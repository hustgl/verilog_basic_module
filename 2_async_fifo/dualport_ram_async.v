==> flow/design.v <==
`timescale 1ns / 1ps
module dualport_ram_async #(
		parameter	DATA_WIDTH = 8,
		parameter	ADDR_WIDTH = 4   
		)(
		input wr_clk,
		input wr_rst_n,
		input wr_en,
		input [ADDR_WIDTH-1:0] wr_addr,
		input [DATA_WIDTH-1:0] wr_data,
		input rd_clk,
		input rd_rst_n,
		input rd_en,
		input [ADDR_WIDTH-1:0] rd_addr,
		output [DATA_WIDTH-1:0] rd_data
    );
localparam 	RAM_DEPTH = 1<<ADDR_WIDTH;
reg [DATA_WIDTH-1:0] mem [RAM_DEPTH-1:0];
generate
genvar i;
	for(i=0;i<RAM_DEPTH;i=i+1)begin
		always @ (posedge wr_clk or negedge wr_rst_n)
		begin
			if(!wr_rst_n)
				mem[i] <= {DATA_WIDTH{1'b0}};
			else if(wr_en & (wr_addr==i))
				mem[i] <= wr_data;
		end 
	end 
endgenerate
assign rd_data = mem[rd_addr];
endmodule
# Reports on dualport_ram_async
# What the tools print for dualport_ram_async, step after step.
# Line numbers count from 1 in the design file above.
# Library cell names are shortened.
# A cell with n/a has no value.
# inputs
top	dualport_ram_async
clk_port	wr_clk
lib	sky130hd
corner	tt_025C_1v80

# Word-level counts
# Yosys after proc, flatten, opt, wreduce and memory -nomap, before mapping. Enables and synchronous resets that opt folds into registers are not counted as muxes. Print and check cells are not counted. Equal cells are merged and count once.
# op_classes
reduce_logical	2
muxes	1
logic	16
equal	30
# ops
op	count
8-bit case mux with 16-bit select	1
4-bit equality test (second input constant)	16
4-bit by 3-bit equality test with 1-bit output (second input constant)	8
1-bit bitwise AND	16
4-bit by 2-bit equality test with 1-bit output (second input constant)	4
4-bit by 1-bit equality test with 1-bit output (second input constant)	2
4-bit zero test	2
# bits
inputBits	22
elab_cells	65
output_inout_bits	8
register_bits	128

# Longest topological paths
# Longest topological path by Yosys (ltp), each cell counted once; first at word level (registers and memories cut), then after technology mapping (sequential cells cut; the memories' decode and read muxes count).
# logic_depth
word_depth	2
ABC_AREA	0
ltp_mapped	7
mapped_depth_nobuf	4

# After synthesis
# The flow's flattened synthesis, as Yosys stat reports it; memories are mapped. The netlist is that of the ABC_AREA named above (0 if unset); the other value can give another one.
# mapped
area_mm2	0.006271
buf_cells	33
cells	467
ff_cells	128
# by_type
cell_type	count
dfrtp_1	128
mux2_2	117
mux2_4	16
a22oi_1	27
nor4bb_1	10
nand2b_1	12
a211oi_1	9
o31ai_2	5
buf_2	12
nand3b_1	8
and4_4	5
buf_6	5
nor2_2	9
a221oi_1	6
o32a_1	5
o221ai_1	5
clkbuf_1	10
nor3b_2	3
# Not listed: further types 35, cells in them 75.

# Path before layout
# OpenSTA on the mapped netlist: ideal clock, no wires. The path of least setup slack (recovery checks aside). Input and output delay are each 20% of the period. Register names are those of the netlist, which keeps one name where synthesis merged equal registers.
# synth_path
kind	input -> output
start	in rd_addr[0]
end	out rd_data[6]
n_path_buf	3
slack_ns	0.166
path_stages	7
required_ns	1.720
delay_ns	1.124
input_delay_ns	0.430
period_ns	2.15
arrival_ns	1.554
period_less_setup_slack_ns	1.984
# "delay_ns" = arrival - input delay + setup time.
# At an output port there is no setup time.
# "path_stages" counts driving pins, that of a launching flip-flop among them; a cell with two outputs on the path counts twice.
# "period_less_setup_slack_ns" is the clock period less the worst setup slack; recovery checks do not enter. This is arithmetic on one report: input and output delays are still those of the set period (20% each).
# The rows between start and end are the longest chain of elaborated cells between them; the timing report does not say that the signal goes this way. Where chains are equally long, one stands for them.
# Each line given opens the expression or statement behind the cell; cells for indexed reads and writes are added by Yosys, which also makes memories of some case tables.
# synth_between
path_cell_list	buf_6 buf_4 buf_4 nand3b_1 a211oi_1 a221oi_1 a31oi_1
elab_chain_cells	2
cone_cells	17
cone_lines	1
# synth_lines
element	line_no	source
start, declared	14	input [ADDR_WIDTH-1:0] rd_addr,
4-bit equality test	31	assign rd_data = mem[rd_addr];
8-bit case mux with 16-bit select	31
end, declared	15	output [DATA_WIDTH-1:0] rd_data

# Path in the finished layout
# From the final timing report of flow run 1: the path of least setup slack in the routed layout; clock arrival at registers is part of the times.
# layout_path
kind	register -> output
start	reg mem[15][3]
end	out rd_data[3]
path_stages	6
n_path_buf	1
required_ns	1.20
period_ns	1.5
arrival_ns	1.98
slack_ns	-0.78
# The rows between start and end are the longest chain of elaborated cells between them; the timing report does not say that the signal goes this way. Where chains are equally long, one stands for them.
# layout_between
path_cell_list	dfrtp_1 and4_4 o31ai_4 o221ai_2 o32a_1 buf_2
elab_chain_cells	1
cone_cells	1
cone_lines	1
# layout_lines
element	line_no	source
start, declared	18	reg [DATA_WIDTH-1:0] mem [RAM_DEPTH-1:0];
start, assigned	25	mem[i] <= {DATA_WIDTH{1'b0}};
start, assigned	27	mem[i] <= wr_data;
8-bit case mux with 16-bit select	31	assign rd_data = mem[rd_addr];
end, declared	15	output [DATA_WIDTH-1:0] rd_data

# Settings and measured results of 2 stored flow runs for module dualport_ram_async (sky130hd), not sorted in any way. The constraints put input and output delay at 20% of the set period each and load the outputs with 0.01 pF.
# "period_reached_ns": clock period set for the run, less the worst setup slack. It is reckoned from that one timing run; input and output delays stay at 20% of the period that was set.
# "worst_setup_path_time_ns" means the part of the period allowed to the worst setup path (the constraints hold back 20% at inputs and 20% at outputs) less its slack; where the path has registers, the arrival times of their clocks count too.
# Among the settings, . means not set for that run.
# A result given as . is not shown for that run.
setting or result,flow run 1,flow run 2
period_ns,1.5,3.08
CORE_UTILIZATION,29,63
SETUP_SLACK_MARGIN,0.13,.
PLACE_DENSITY_LB_ADDON,0.06,0.18
CORE_ASPECT_RATIO,0.59,1.51
CELL_PAD_IN_SITES_GLOBAL_PLACEMENT,2,.
GPL_TIMING_DRIVEN,0,.
GPL_ROUTABILITY_DRIVEN,1,0
CTS_CLUSTER_SIZE,82,.
CTS_CLUSTER_DIAMETER,222,.
MAX_ROUTING_LAYER,met4,.
CAP_MARGIN,20,35
CORE_MARGIN,2,2
SLEW_MARGIN,20,20
HOLD_SLACK_MARGIN,.,0.1
CELL_PAD_IN_SITES_DETAIL_PLACEMENT,.,1
TNS_END_PERCENT,.,5
ABC_AREA,.,0
util_frac,0.383,.
total_die_area_mm2,0.0228573,.
worst_setup_path_time_ns,1.98,.
timing.worst_path_kind,register -> output,.
final_setup_tns_ns,-4.973,.
cell_area_final_mm2,0.0081578,.
final_setup_ws_ns,-0.780,.
period_reached_ns,2.280,.
synthesis_area_mm2,0.006271,.
# Flow run 2: no results, clock tree synthesis failed with DPL-0033
