==> flow/design.v <==
module spi_fsm #(
  parameter RW_FLAG    = 1,
  parameter ADDR_WIDTH = 3,
  parameter DATA_WIDTH = 8,
  parameter CMD_WIDTH  = RW_FLAG + ADDR_WIDTH + DATA_WIDTH
)(
    input                         clk,
    input                       rst_n,
    input                   cmd_valid,
    output                  cmd_ready,
    input  [CMD_WIDTH-1:0]   cmd_data,
    output                 read_valid,
    output [DATA_WIDTH-1:0] read_data,
    output reg                   sclk,
    output reg                     cs,
    output reg                   mosi,
    input                        miso
);
reg [CMD_WIDTH-1:0]  cmd_data_buffer;
reg [3:0]            spi_clk_cnt    ;
reg [3:0]            spi_bit_cnt    ;
wire                 spi_clk_cnt_en ;
reg [DATA_WIDTH-1:0] miso_buffer    ;
reg [6:0]            delay_cnt      ;
reg [2:0] fsm_cs;
reg [2:0] fsm_ns;
localparam IDLE           = 3'd0,
           W_SEND         = 3'd1,
           R_SEND_CMD     = 3'd2,
           R_DELAY        = 3'd3,
           R_REV_DATA     = 3'd4,
           SEND_READ_DATA = 3'd5;
always @(posedge clk or negedge rst_n) begin
    if(!rst_n)   
        fsm_cs <= IDLE;
    else
        fsm_cs <= fsm_ns;     
end
always@(*) begin
case(fsm_cs)
    IDLE:
        if(cmd_valid) 
            fsm_ns = cmd_data[11]? W_SEND : R_SEND_CMD;
        else
            fsm_ns = IDLE;        
    W_SEND:
        if(spi_clk_cnt == 4'd9 && spi_bit_cnt == 4'd11)
            fsm_ns = IDLE;
        else
            fsm_ns = W_SEND;    
    R_SEND_CMD:
        if(spi_clk_cnt == 4'd9 && spi_bit_cnt == 4'd11)
            fsm_ns = R_DELAY;
        else
            fsm_ns = R_SEND_CMD;    
    R_DELAY:
        if(delay_cnt == 7'd99)
            fsm_ns = R_REV_DATA;
        else
            fsm_ns = R_DELAY;    
    R_REV_DATA:
        if(spi_clk_cnt == 4'd9 && spi_bit_cnt == 4'd7)
            fsm_ns = SEND_READ_DATA;
        else
            fsm_ns = R_REV_DATA;    
    SEND_READ_DATA:
        fsm_ns = IDLE;
    default: fsm_ns = IDLE;
endcase
end
always @(posedge clk or negedge rst_n) begin
    if(!rst_n)    
        cmd_data_buffer <= {DATA_WIDTH{1'b0}};
    else if(cmd_valid && cmd_ready)
        cmd_data_buffer <= cmd_data;
end
assign cmd_ready = fsm_cs == IDLE ;
assign spi_clk_cnt_en = fsm_cs==W_SEND || fsm_cs == R_SEND_CMD || fsm_cs == R_REV_DATA;
always @(posedge clk or negedge rst_n) begin
    if(!rst_n) 
        spi_clk_cnt <= 4'd0;
    else if(spi_clk_cnt_en) begin
        if(spi_clk_cnt == 4'd9)
            spi_clk_cnt <= 4'd0;
        else
            spi_clk_cnt <= spi_bit_cnt + 1'b1;    
    end
    else
        spi_clk_cnt <= 4'd0;
end
always @(posedge clk or negedge rst_n) begin
    if(!rst_n)
        spi_bit_cnt <= 4'd0;
    else if(spi_clk_cnt_en) begin
        if(spi_clk_cnt == 4'd9)
            spi_bit_cnt <= spi_bit_cnt + 1'b1;
    end
    else
        spi_bit_cnt <= 4'd0;        
end
always @(posedge clk or negedge rst_n) begin
    if(!rst_n)  
        delay_cnt <= 7'd0;
    else if(fsm_cs == R_DELAY)
        delay_cnt <= delay_cnt + 1'b1;
    else
        delay_cnt <= 7'd0;          
end
assign cs = (fsm_cs == IDLE)? 1:0;
assign sclk = (spi_clk_cnt >= 4'd5)? 1:0;
always @(*) begin
    if(fsm_cs == W_SEND || fsm_cs == R_SEND_CMD)
        mosi = cmd_data_buffer[CMD_WIDTH-1 - spi_bit_cnt];
    else
        mosi = 1'b0;        
end
always @(posedge clk or negedge rst_n) begin
    if(!rst_n)    
        miso_buffer <= {DATA_WIDTH{1'b0}};
    else if(fsm_cs == R_REV_DATA && spi_clk_cnt == 4'd5)
        miso_buffer <= {miso_buffer[DATA_WIDTH-2:0],miso};
end
assign read_valid = fsm_cs==SEND_READ_DATA;
assign read_data  = miso_buffer           ;
endmodule
# Tool chain data of spi_fsm
# The steps from the RTL of spi_fsm to its reports follow in flow order.
# Line numbers count from 1 in the design file above.
# Cell names lack the library's common part.
# The mark - stands for no value.
# inputs
top,spi_fsm
clock_port,clk
library,sky130hd
lib_corner,tt_025C_1v80

# After elaboration
# Counts by Yosys on the flattened word-level netlist (proc, flatten, opt, wreduce; memories kept). Register bits leave out memories and registers merged into their read ports (data or address). Print and check cells are left out. Cells with the same type and inputs are merged into one.
# bits
ff_bits,38
latch_bits,0
mem_bits_rw,0
mem_bits_ro,0
clocked_rd_ports_x_width,0
mem_count,0
in_bits,16
# op_classes
addsub,3
n_mul,0
n_div,0
compare,1
n_eq,11
n_shift,1
n_mux,15
n_logic,0
reduce_logical,7
# op_table
op,n
2-to-1 mux 4 bit,4
parallel mux 3 bit (select 5 bit),1
indexed select 12 x 5 -> 1 bit,1
equality test 4 x 3 -> 1 bit with constant B,2
equality test 4 bit with constant B,2
adder 7 x 1 -> 7 bit with constant B,1
equality test 7 bit with constant B,1
2-to-1 mux 7 bit,1
equality test 3 x 2 -> 1 bit with constant B,2
equality test 3 bit with constant B,2
2-to-1 mux 1 bit,6
subtractor 4 x 4 -> 5 bit with constant A,1
logical AND 1 bit,4
adder 4 x 1 -> 4 bit with constant B,1
>= comparator 4 x 3 -> 1 bit with constant B,1
2-to-1 mux 2 bit,2
equality test 3 x 1 -> 1 bit with constant B,1
logical NOT 3 bit,1
2-to-1 mux 3 bit,1
logical OR 1 bit,2
!= test 2 x 1 -> 1 bit with constant B,1

# Depth
# Yosys ltp: most cells in a row. Word level: on the elaborated netlist, between registers, memories and ports. Mapped: between sequential cells and ports; inverters and the memories' decode and read muxes count.
# depth
ltp_word,4
ABC_AREA,0
mapped_depth,6
ltp_nobuf,6

# After synthesis
# The flow's flattened synthesis, as Yosys stat reports it; memories are mapped. The netlist is that of the ABC_AREA named above (0 if unset); the other value can give another one.
# synth_totals
mapped_cells,143
yosys_area_um2,1811.7
sequential_area_um2,1027.2
ff_cells,41
buf_cells,5
# types
cell,n,area_total_um2
dfrtp_1,40,1000.96
mux2_2,20,225.216
xnor2_1,8,70.067
nor2_1,17,63.811
ha_1,5,62.56
mux4_2,2,45.043
nand3_1,7,35.034
mux2i_1,3,30.029
dfstp_2,1,26.275
inv_1,7,26.275
nand2_1,5,18.768
xor2_1,2,17.517
buf_2,3,15.014
nor4b_2,1,15.014
o21ai_0,3,15.014
nand4_1,2,12.512
buf_6,1,11.261
a221o_1,1,10.01
# Not listed: further types 14, cells in them 15.

# Timing after synthesis
# Source: OpenSTA report_checks on the synthesized netlist (no wires, ideal clock, input and output delay 20% of the period each), path of least setup slack; recovery checks are left aside. Register names are those of the netlist, which keeps one name where synthesis merged equal registers.
# synth_path
path_type,flip-flop to output port
from,reg spi_bit_cnt[2]
to,out mosi
clock_period_ps,4150
output_delay_ps,830
launch_ps,0
arrival_ps,1540
required_time_ps,3320
path_slack_ps,1780
delay_ps,1540
stages,6
period_less_setup_slack_ps,2370
# "delay_ps" = arrival - input delay + setup time.
# A path that ends at an output port has no setup time.
# "stages": output pins that drive a net of the path, with the launching flip-flop's if there is one; two outputs of one cell count as two.
# "period_less_setup_slack_ps" = period - worst setup slack (recovery checks aside). The figure is calculated, with input and output delays left at 20% of the set period.
# The rows between start and end are the longest chain of elaborated cells between them; the timing report does not say that the signal goes this way. Where chains are equally long, one stands for them.
# A line is the first line of the expression or statement that the cell stems from. Yosys adds cells for indexed reads and writes and turns some case tables into memories.
# At most two assigning lines are given for a register; there are more.
# synth_between
cell_sequence,dfrtp_1 -> inv_1 -> ha_1 -> mux4_2 -> o2111ai_1 -> a211oi_1
elab_chain_len,3
cells_between,3
# synth_rtl
element,line_no,text
"start, declared",21,reg [3:0]            spi_bit_cnt    ;
"start, assigned",93,spi_bit_cnt <= 4'd0;
"start, assigned",96,spi_bit_cnt <= spi_bit_cnt + 1'b1;
subtractor 4 x 4 -> 5 bit,113,mosi = cmd_data_buffer[CMD_WIDTH-1 - spi_bit_cnt];
indexed select 12 x 5 -> 1 bit,113,
2-to-1 mux 1 bit,112,if(fsm_cs == W_SEND || fsm_cs == R_SEND_CMD)
"end, declared",16,"output reg                   mosi,"

# Timing after layout
# From the final timing report of entry A: the path of least setup slack in the routed layout; clock arrival at registers is part of the times.
# The path's times are printed in steps of 10 ps; the period is the one set.
# layout_path
path_type,flip-flop to output port
from,reg spi_bit_cnt[2]
to,out mosi
clock_period_ps,3560
output_delay_ps,710
launch_ps,290
arrival_ps,1810
required_time_ps,2850
path_slack_ps,1040
stages,7
# The rows between start and end are the longest chain of elaborated cells between them; the timing report does not say that the signal goes this way. Where chains are equally long, one stands for them.
# At most two assigning lines are given for a register; there are more.
# layout_between
cell_sequence,dfrtp_2 -> inv_4 -> ha_4 -> mux4_2 -> o2111ai_2 -> a211oi_2 -> buf_2
elab_chain_len,3
cells_between,3
# layout_rtl
element,line_no,text
"start, declared",21,reg [3:0]            spi_bit_cnt    ;
"start, assigned",93,spi_bit_cnt <= 4'd0;
"start, assigned",96,spi_bit_cnt <= spi_bit_cnt + 1'b1;
subtractor 4 x 4 -> 5 bit,113,mosi = cmd_data_buffer[CMD_WIDTH-1 - spi_bit_cnt];
indexed select 12 x 5 -> 1 bit,113,
2-to-1 mux 1 bit,112,if(fsm_cs == W_SEND || fsm_cs == R_SEND_CMD)
"end, declared",16,"output reg                   mosi,"

Subject: flow runs of spi_fsm

Hi,

spi_fsm through Yosys and OpenROAD on sky130hd: 2 stored runs, unordered, with their settings and measured results. The constraints put input and output delay at 20% of the set period each and load the outputs with 0.01 pF.
"period_less_ws_ps" is the run's clock period less its worst setup slack. It is reckoned from that one timing run; input and output delays stay at 20% of the period that was set.
"worst_path_time_ps" is the time allowed to the run's worst setup path (the clock period less input and output delay, where it has them) less its slack. Clock arrival times count: a late capture clock shortens it, a late launch clock lengthens it.
"power_uw": no workload was simulated; the value follows from the tool's default switching activity.
"worst_path_time_ps" is known to 10 ps.

Entry A, flow files:
==> flow/run.sh <==
#!/bin/bash
# the make line also repeats the synthesis and layout settings of config.mk as NAME=value (left out here)
make -C /OpenROAD-flow-scripts/flow DESIGN_CONFIG=/design/flow/config.mk WORK_HOME=/design/flow/orfs CLKGATE_MAP_FILE= finish
==> flow/config.mk <==
export PLATFORM = sky130hd
export DESIGN_NAME = spi_fsm
export DESIGN_NICKNAME = spi_fsm
export VERILOG_FILES = /design/flow/design.v
export SDC_FILE = /design/flow/constraint.sdc
export NUM_CORES = 4
export LEC_CHECK = 0
export CAP_MARGIN = 25
export CELL_PAD_IN_SITES_DETAIL_PLACEMENT = 2
export CORE_MARGIN = 6
export CORE_UTILIZATION = 42
export GPL_TIMING_DRIVEN = 1
export HOLD_SLACK_MARGIN = -0.05
export MAX_ROUTING_LAYER = met5
export MIN_ROUTING_LAYER = met1
export SETUP_SLACK_MARGIN = 1.03
export SLEW_MARGIN = 0
==> flow/constraint.sdc <==
create_clock -name core_clock -period 3.56 [get_ports {clk}]
set_input_delay 0.7120 -clock core_clock [delete_from_list [all_inputs] [get_ports {clk}]]
set_output_delay 0.7120 -clock core_clock [all_outputs]
set_load 0.01 [all_outputs]

==> results of entry A, as CSV <==
result,value
synth_chip_area_um2,1811.7
final_die_area_um2,6034.2
final_cell_area_um2,2272.2
ws_setup_ps,1042
setupTns_ps,0
power_uw,826.6
period_less_ws_ps,2518
worst_path_time_ps,1810
critical_path_type,"flip-flop to output port"

Entry B, flow files:
==> flow/run.sh <==
#!/bin/bash
# the make line also repeats the synthesis and layout settings of config.mk as NAME=value (left out here)
make -C /OpenROAD-flow-scripts/flow DESIGN_CONFIG=/design/flow/config.mk WORK_HOME=/design/flow/orfs CLKGATE_MAP_FILE= finish
==> flow/config.mk <==
export PLATFORM = sky130hd
export DESIGN_NAME = spi_fsm
export DESIGN_NICKNAME = spi_fsm
export VERILOG_FILES = /design/flow/design.v
export SDC_FILE = /design/flow/constraint.sdc
export NUM_CORES = 4
export LEC_CHECK = 0
export CAP_MARGIN = 20
export CELL_PAD_IN_SITES_DETAIL_PLACEMENT = 2
export CORE_ASPECT_RATIO = 0.69
export CORE_MARGIN = 2
export CORE_UTILIZATION = 39
export CTS_CLUSTER_DIAMETER = 174
export SETUP_SLACK_MARGIN = 0.22
export SLEW_MARGIN = 20
export TNS_END_PERCENT = 40
==> flow/constraint.sdc <==
create_clock -name core_clock -period 2.18 [get_ports {clk}]
set_input_delay 0.4360 -clock core_clock [delete_from_list [all_inputs] [get_ports {clk}]]
set_output_delay 0.4360 -clock core_clock [all_outputs]
set_load 0.01 [all_outputs]

==> results of entry B, as CSV <==
result,value
synth_chip_area_um2,1811.7
final_die_area_um2,5215.9
final_cell_area_um2,2311.0
ws_setup_ps,-47
setupTns_ps,-47
power_uw,1308
period_less_ws_ps,2227
worst_path_time_ps,1790
critical_path_type,"flip-flop to output port"

Regards
