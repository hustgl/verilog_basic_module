==> flow/design.v <==
module sync_fifo #(
        parameter DATA_WIDTH   = 8,
        parameter FIFO_DEPTH   = 8,
        parameter AFULL_DEPTH  = FIFO_DEPTH - 1,   
        parameter AEMPTY_DEPTH = 1,
        parameter RDATA_MODE   = 0
        )(
        input                       clk    ,
        input                       rst_n  ,
        input                       wr_en  ,
        input      [DATA_WIDTH-1:0] wr_data,
        input                       rd_en  ,
        output reg [DATA_WIDTH-1:0] rd_data,
        output                      full   ,
        output                      almost_full,
        output                      empty      ,
        output                      almost_empty,
        output reg                  overflow,  
        output reg                  underflow  
    );
localparam ADDR_WIDTH = $clog2(FIFO_DEPTH);
reg [ADDR_WIDTH-1:0] wr_ptr;
reg [ADDR_WIDTH-1:0] rd_ptr;
reg [ADDR_WIDTH:0]   fifo_cnt;
reg [DATA_WIDTH-1:0] buf_mem[FIFO_DEPTH-1:0];
integer I;
always @ (posedge clk or negedge rst_n)
begin
    if(!rst_n)
        fifo_cnt <= {(ADDR_WIDTH+1){1'b0}};
    else begin
        if(wr_en && ~full && rd_en && ~empty)
            fifo_cnt <= fifo_cnt;
        else if(wr_en && ~full)
            fifo_cnt <= fifo_cnt + 1'b1;
        else if(rd_en && ~empty)
            fifo_cnt <= fifo_cnt - 1'b1;
    end     
end 
always @ (posedge clk or negedge rst_n)
begin
    if(!rst_n)
        wr_ptr <= {ADDR_WIDTH{1'b0}};
    else begin
        if(wr_en && ~full) begin
            if(wr_ptr == FIFO_DEPTH-1)
                wr_ptr <= {ADDR_WIDTH{1'b0}};
            else
                wr_ptr <= wr_ptr + 1'b1;    
        end
    end 
end 
always @ (posedge clk or negedge rst_n)
begin
    if(!rst_n)
        rd_ptr <= {ADDR_WIDTH{1'b0}};
    else begin
        if(rd_en && ~empty) begin
            if(rd_ptr == FIFO_DEPTH-1)
                rd_ptr <= {ADDR_WIDTH{1'b0}};
            else
                rd_ptr <= rd_ptr + 1'b1;    
        end
    end 
end 
always @ (posedge clk or negedge rst_n)
begin
    if(!rst_n)
        for(I = 0;I < FIFO_DEPTH; I = I+1)
            buf_mem[I] <= {DATA_WIDTH{1'b0}};
    else if(wr_en && ~full)
        buf_mem[wr_ptr] <= wr_data;
end
generate
    if(RDATA_MODE==1'b0)begin
        always @ (*)
            rd_data = buf_mem[rd_ptr];
    end
    else begin
        always @ (posedge clk or negedge rst_n)
        begin
            if(!rst_n)
                rd_data <= {DATA_WIDTH{1'b0}};
        else if(rd_en && ~empty)
                rd_data <= buf_mem[rd_ptr];
        end 
    end 
endgenerate
always @ (posedge clk or negedge rst_n)
begin
    if(!rst_n)  
        overflow <= 1'b0;
    else if(wr_en && full)
        overflow <= 1'b1;
end 
always @ (posedge clk or negedge rst_n)
begin
    if(!rst_n)
        underflow <= 1'b0;
    else if(rd_en && empty)
        underflow <= 1'b1;
end 
assign full = fifo_cnt==FIFO_DEPTH;
assign empty = fifo_cnt=={(ADDR_WIDTH+1){1'b0}};
assign almost_full = fifo_cnt>=AFULL_DEPTH;
assign almost_empty = fifo_cnt<=AEMPTY_DEPTH;
endmodule
-- Step by step through the tools: sync_fifo
Tool output for the design above, in the order of the flow.
Lines are those of the file above, counted from 1.
Operators: Yosys type, input widths -> output width; for muxes data width and select width s.
Cell names lack the library's common part.
The mark n/a stands for no value.
- top: sync_fifo
- clock input: clk
- standard-cell library: sky130hd
- timing corner: tt_025C_1v80

-- Word-level counts
Source: Yosys, flattened and elaborated. Widths are those after wreduce. Registers that Yosys merges into a memory's read port (data or address) are not register bits. Print and check cells do not count. Equal cells are merged and count once.
- multiplexer cells: 5
- $lt $le $gt $ge at 2
- noted equality and inequality tests: 15
- add/sub/neg operators at 4
- reduce/logical cells at 19
- noted bitwise logic cells: 3
- operator list (operator ; count):
    $pmux 8 s8 ; 1
    $eq 3x3->1 const B ; 8
    $reduce_and 2->1 ; 9
    $eq 3x2->1 const B ; 4
    $mux 4 ; 2
    $logic_and 1x1->1 ; 6
    $add 3x1->3 const B ; 2
    $eq 3x1->1 const B ; 2
    $logic_not 3->1 ; 2
    $mux 3 ; 2
    $add 4x1->4 const B ; 1
    $sub 4x1->4 const B ; 1
    $le 4x1->1 const B ; 1
    $ge 4x3->1 const B ; 1
    $eq 4x4->1 const B ; 1
    $logic_not 4->1 ; 1
    $not 1->1 ; 3
    $reduce_bool 2->1 ; 1
- output and inout bits: 14
- register bits at 76
- cells after elaboration at 61
- input port bits: 12

-- Depth
Depth = most cells in a row (Yosys ltp): at word level without a register or memory, in the mapped netlist without a sequential cell, where the memories' decode and read muxes count.
- noted word-level depth: 7
- noted ABC_AREA: 0
- depth in mapped cells at 8
- gate-level depth less buffers at 6

-- Synthesis result
The flow's flattened synthesis, as Yosys stat reports it; memories are mapped. The netlist is that of the ABC_AREA named above (0 if unset); the other value can give another one.
The area totals of this step are shown rounded.
- cell types (type ; count ; total area (µm²)):
    dfrtp_1 ; 76 ; 1.9E+03
    mux2_2 ; 65 ; 731.952
    ha_1 ; 16 ; 200.192
    mux2_4 ; 8 ; 120.115
    a222oi_1 ; 7 ; 70.067
    nand2_1 ; 14 ; 52.55
    a41oi_1 ; 5 ; 43.792
    inv_1 ; 10 ; 37.536
    nor2_1 ; 10 ; 37.536
    a221oi_1 ; 4 ; 35.034
    o21ai_0 ; 7 ; 35.034
    buf_6 ; 3 ; 33.782
    a21o_1 ; 4 ; 30.029
    nand3_2 ; 3 ; 30.029
    xnor2_1 ; 3 ; 26.275
    a211oi_2 ; 2 ; 25.024
    nand2_2 ; 4 ; 25.024
    a22oi_1 ; 3 ; 22.522
Not listed: further types 22, cells in them 37.
- flip-flops: 76
- noted chip area (Yosys): 0.00371 mm²
- noted sequential area: 0.001902 mm²
- noted buffer cells: 13
- noted cell count: 281

-- Worst setup path after synthesis
Source: OpenSTA report_checks on the synthesized netlist (no wires, ideal clock, input and output delay 20% of the period each), path of least setup slack; recovery checks are left aside. Register names are those of the netlist, which keeps one name where synthesis merged equal registers.
- path kind: register to output
- start: register rd_ptr[2]
- end: output port rd_data[1]
- noted path buffers: 3
- period: 1900 ps
- output delay: 380 ps
- noted driving pins on the path: 8
- data required time at 1520 ps
- path delay at 1626 ps
- time at the first pin at 0 ps
- arrival at 1626 ps
- slack at -106 ps
- synthesis period reached: 2006 ps
"path delay" is the arrival time less input delay plus setup time.
At an output port there is no setup time.
"driving pins on the path": output pins that drive a net of the path, with the launching flip-flop's if there is one; two outputs of one cell count as two.
"synthesis period reached" = period - worst setup slack (recovery checks aside). The figure is calculated, with input and output delays left at 20% of the set period.
Between the ends stands the longest chain of elaborated cells between them, by number of cells; it is not shown to be the way that was timed. Of several equally long chains one is given.
A line is the first line of the expression or statement that the cell stems from. Yosys adds cells for indexed reads and writes and turns some case tables into memories.
At most two assigning lines are given for a register; there are more.
- path through: dfrtp_1 > buf_2 > buf_2 > inv_1 > ha_1 > buf_1 > a222oi_1 > a41oi_1
- cells in the longest elaborated chain: 2
- elaborated cells between the ends (all ways) at 9
- those cells by class: 7 x eq/ne; 1 x mux; 1 x reduce/logical
- RTL lines, path after synthesis (element ; RTL line ; text):
    from (decl) ; 23 ; reg [ADDR_WIDTH-1:0] rd_ptr;
    from (assign) ; 56 ; rd_ptr <= {ADDR_WIDTH{1'b0}};
    from (assign) ; 62 ; rd_ptr <= rd_ptr + 1'b1;
    $eq 3x3->1 ; 77 ; rd_data = buf_mem[rd_ptr];
    $pmux 8 s8 ; 77 ;
    to (decl) ; 13 ; output reg [DATA_WIDTH-1:0] rd_data,

-- Worst path after layout
Path of least setup slack in the final report of run 1 (OpenROAD, finished layout, wires in). Where an end is a register, its clock arrival counts in the times.
The report prints the path's times to 10 ps; the period is as set.
- path kind: register to output
- start: register rd_ptr[1]
- end: output port rd_data[0]
- period: 1940 ps
- slack at -740 ps
- data required time at 1550 ps
- noted driving pins on the path: 9
- time at the first pin at 360 ps
- noted path buffers: 3
- arrival at 2290 ps
- output delay: 390 ps
Between the ends stands the longest chain of elaborated cells between them, by number of cells; it is not shown to be the way that was timed. Of several equally long chains one is given.
At most two assigning lines are given for a register; there are more.
- path through: dfrtp_2 > buf_6 > ha_4 > buf_4 > a22oi_2 > a31oi_4 > a221oi_4 > a21oi_4 > buf_6
- cells in the longest elaborated chain: 2
- elaborated cells between the ends (all ways) at 9
- those cells by class: 7 x eq/ne; 1 x mux; 1 x reduce/logical
- RTL lines, path post-layout (element ; RTL line ; text):
    from (decl) ; 23 ; reg [ADDR_WIDTH-1:0] rd_ptr;
    from (assign) ; 56 ; rd_ptr <= {ADDR_WIDTH{1'b0}};
    from (assign) ; 62 ; rd_ptr <= rd_ptr + 1'b1;
    $eq 3x3->1 ; 77 ; rd_data = buf_mem[rd_ptr];
    $pmux 8 s8 ; 77 ;
    to (decl) ; 13 ; output reg [DATA_WIDTH-1:0] rd_data,

Subject: sync_fifo on sky130hd, stored results

Hello all,

Measured results for sync_fifo: 2 stored runs of the Yosys and OpenROAD flow on sky130hd. The settings differ; the order carries no meaning. The constraints put input and output delay at 20% of the set period each and load the outputs with 0.01 pF.
"period achieved" = clock period - worst setup slack. The figure is calculated, with input and output delays left at 20% of the set period.
By "critical path time" is meant the share of the clock period that the worst setup path is allowed (20% is reserved at inputs, 20% at outputs), minus its slack. Clock arrival times at its registers enter into it.
By "total power after layout" is meant OpenSTA's value without simulated activity: inputs other than the clock are taken to toggle once in ten clock periods, and the tool carries that through the logic.
"critical path time" is known to 10 ps.
The measured numbers are rounded.

Run 1
Settings were period_ns = 1.94; CORE_UTILIZATION = 50; SETUP_SLACK_MARGIN = 0.23; PLACE_DENSITY = 0.55; CELL_PAD_IN_SITES_DETAIL_PLACEMENT = 1; CTS_CLUSTER_DIAMETER = 324; SLEW_MARGIN = 30; CAP_MARGIN = 20; CORE_MARGIN = 2
- noted the worst slack on setup checks: -738 ps
- standard-cell area of the final layout at 0.005318 mm²
- noted the critical path time: 2290 ps
- critical path kind: register to output
- die outline area: 0.008124 mm²
- period achieved: 2678 ps
- total power after layout: 10.23 mW
- chip area in the Yosys report at 0.00371 mm²
- summed negative setup slack at -13390 ps
- noted the utilization after routing: 73.7 %

Run 2
Settings were period_ns = 3.38; CORE_UTILIZATION = 40; SETUP_SLACK_MARGIN = 0.8; PLACE_DENSITY_LB_ADDON = 0.25; CORE_MARGIN = 3; CELL_PAD_IN_SITES_DETAIL_PLACEMENT = 0; GPL_TIMING_DRIVEN = 1; CAP_MARGIN = 10; MAX_ROUTING_LAYER = met4; SLEW_MARGIN = 20
- noted the worst slack on setup checks: 605 ps
- standard-cell area of the final layout at 0.004441 mm²
- noted the critical path time: 2100 ps
- critical path kind: register to output
- die outline area: 0.01047 mm²
- period achieved: 2775 ps
- total power after layout: 4.290 mW
- chip area in the Yosys report at 0.00371 mm²
- summed negative setup slack at 0 ps
- noted the utilization after routing: 50.2 %

Thanks
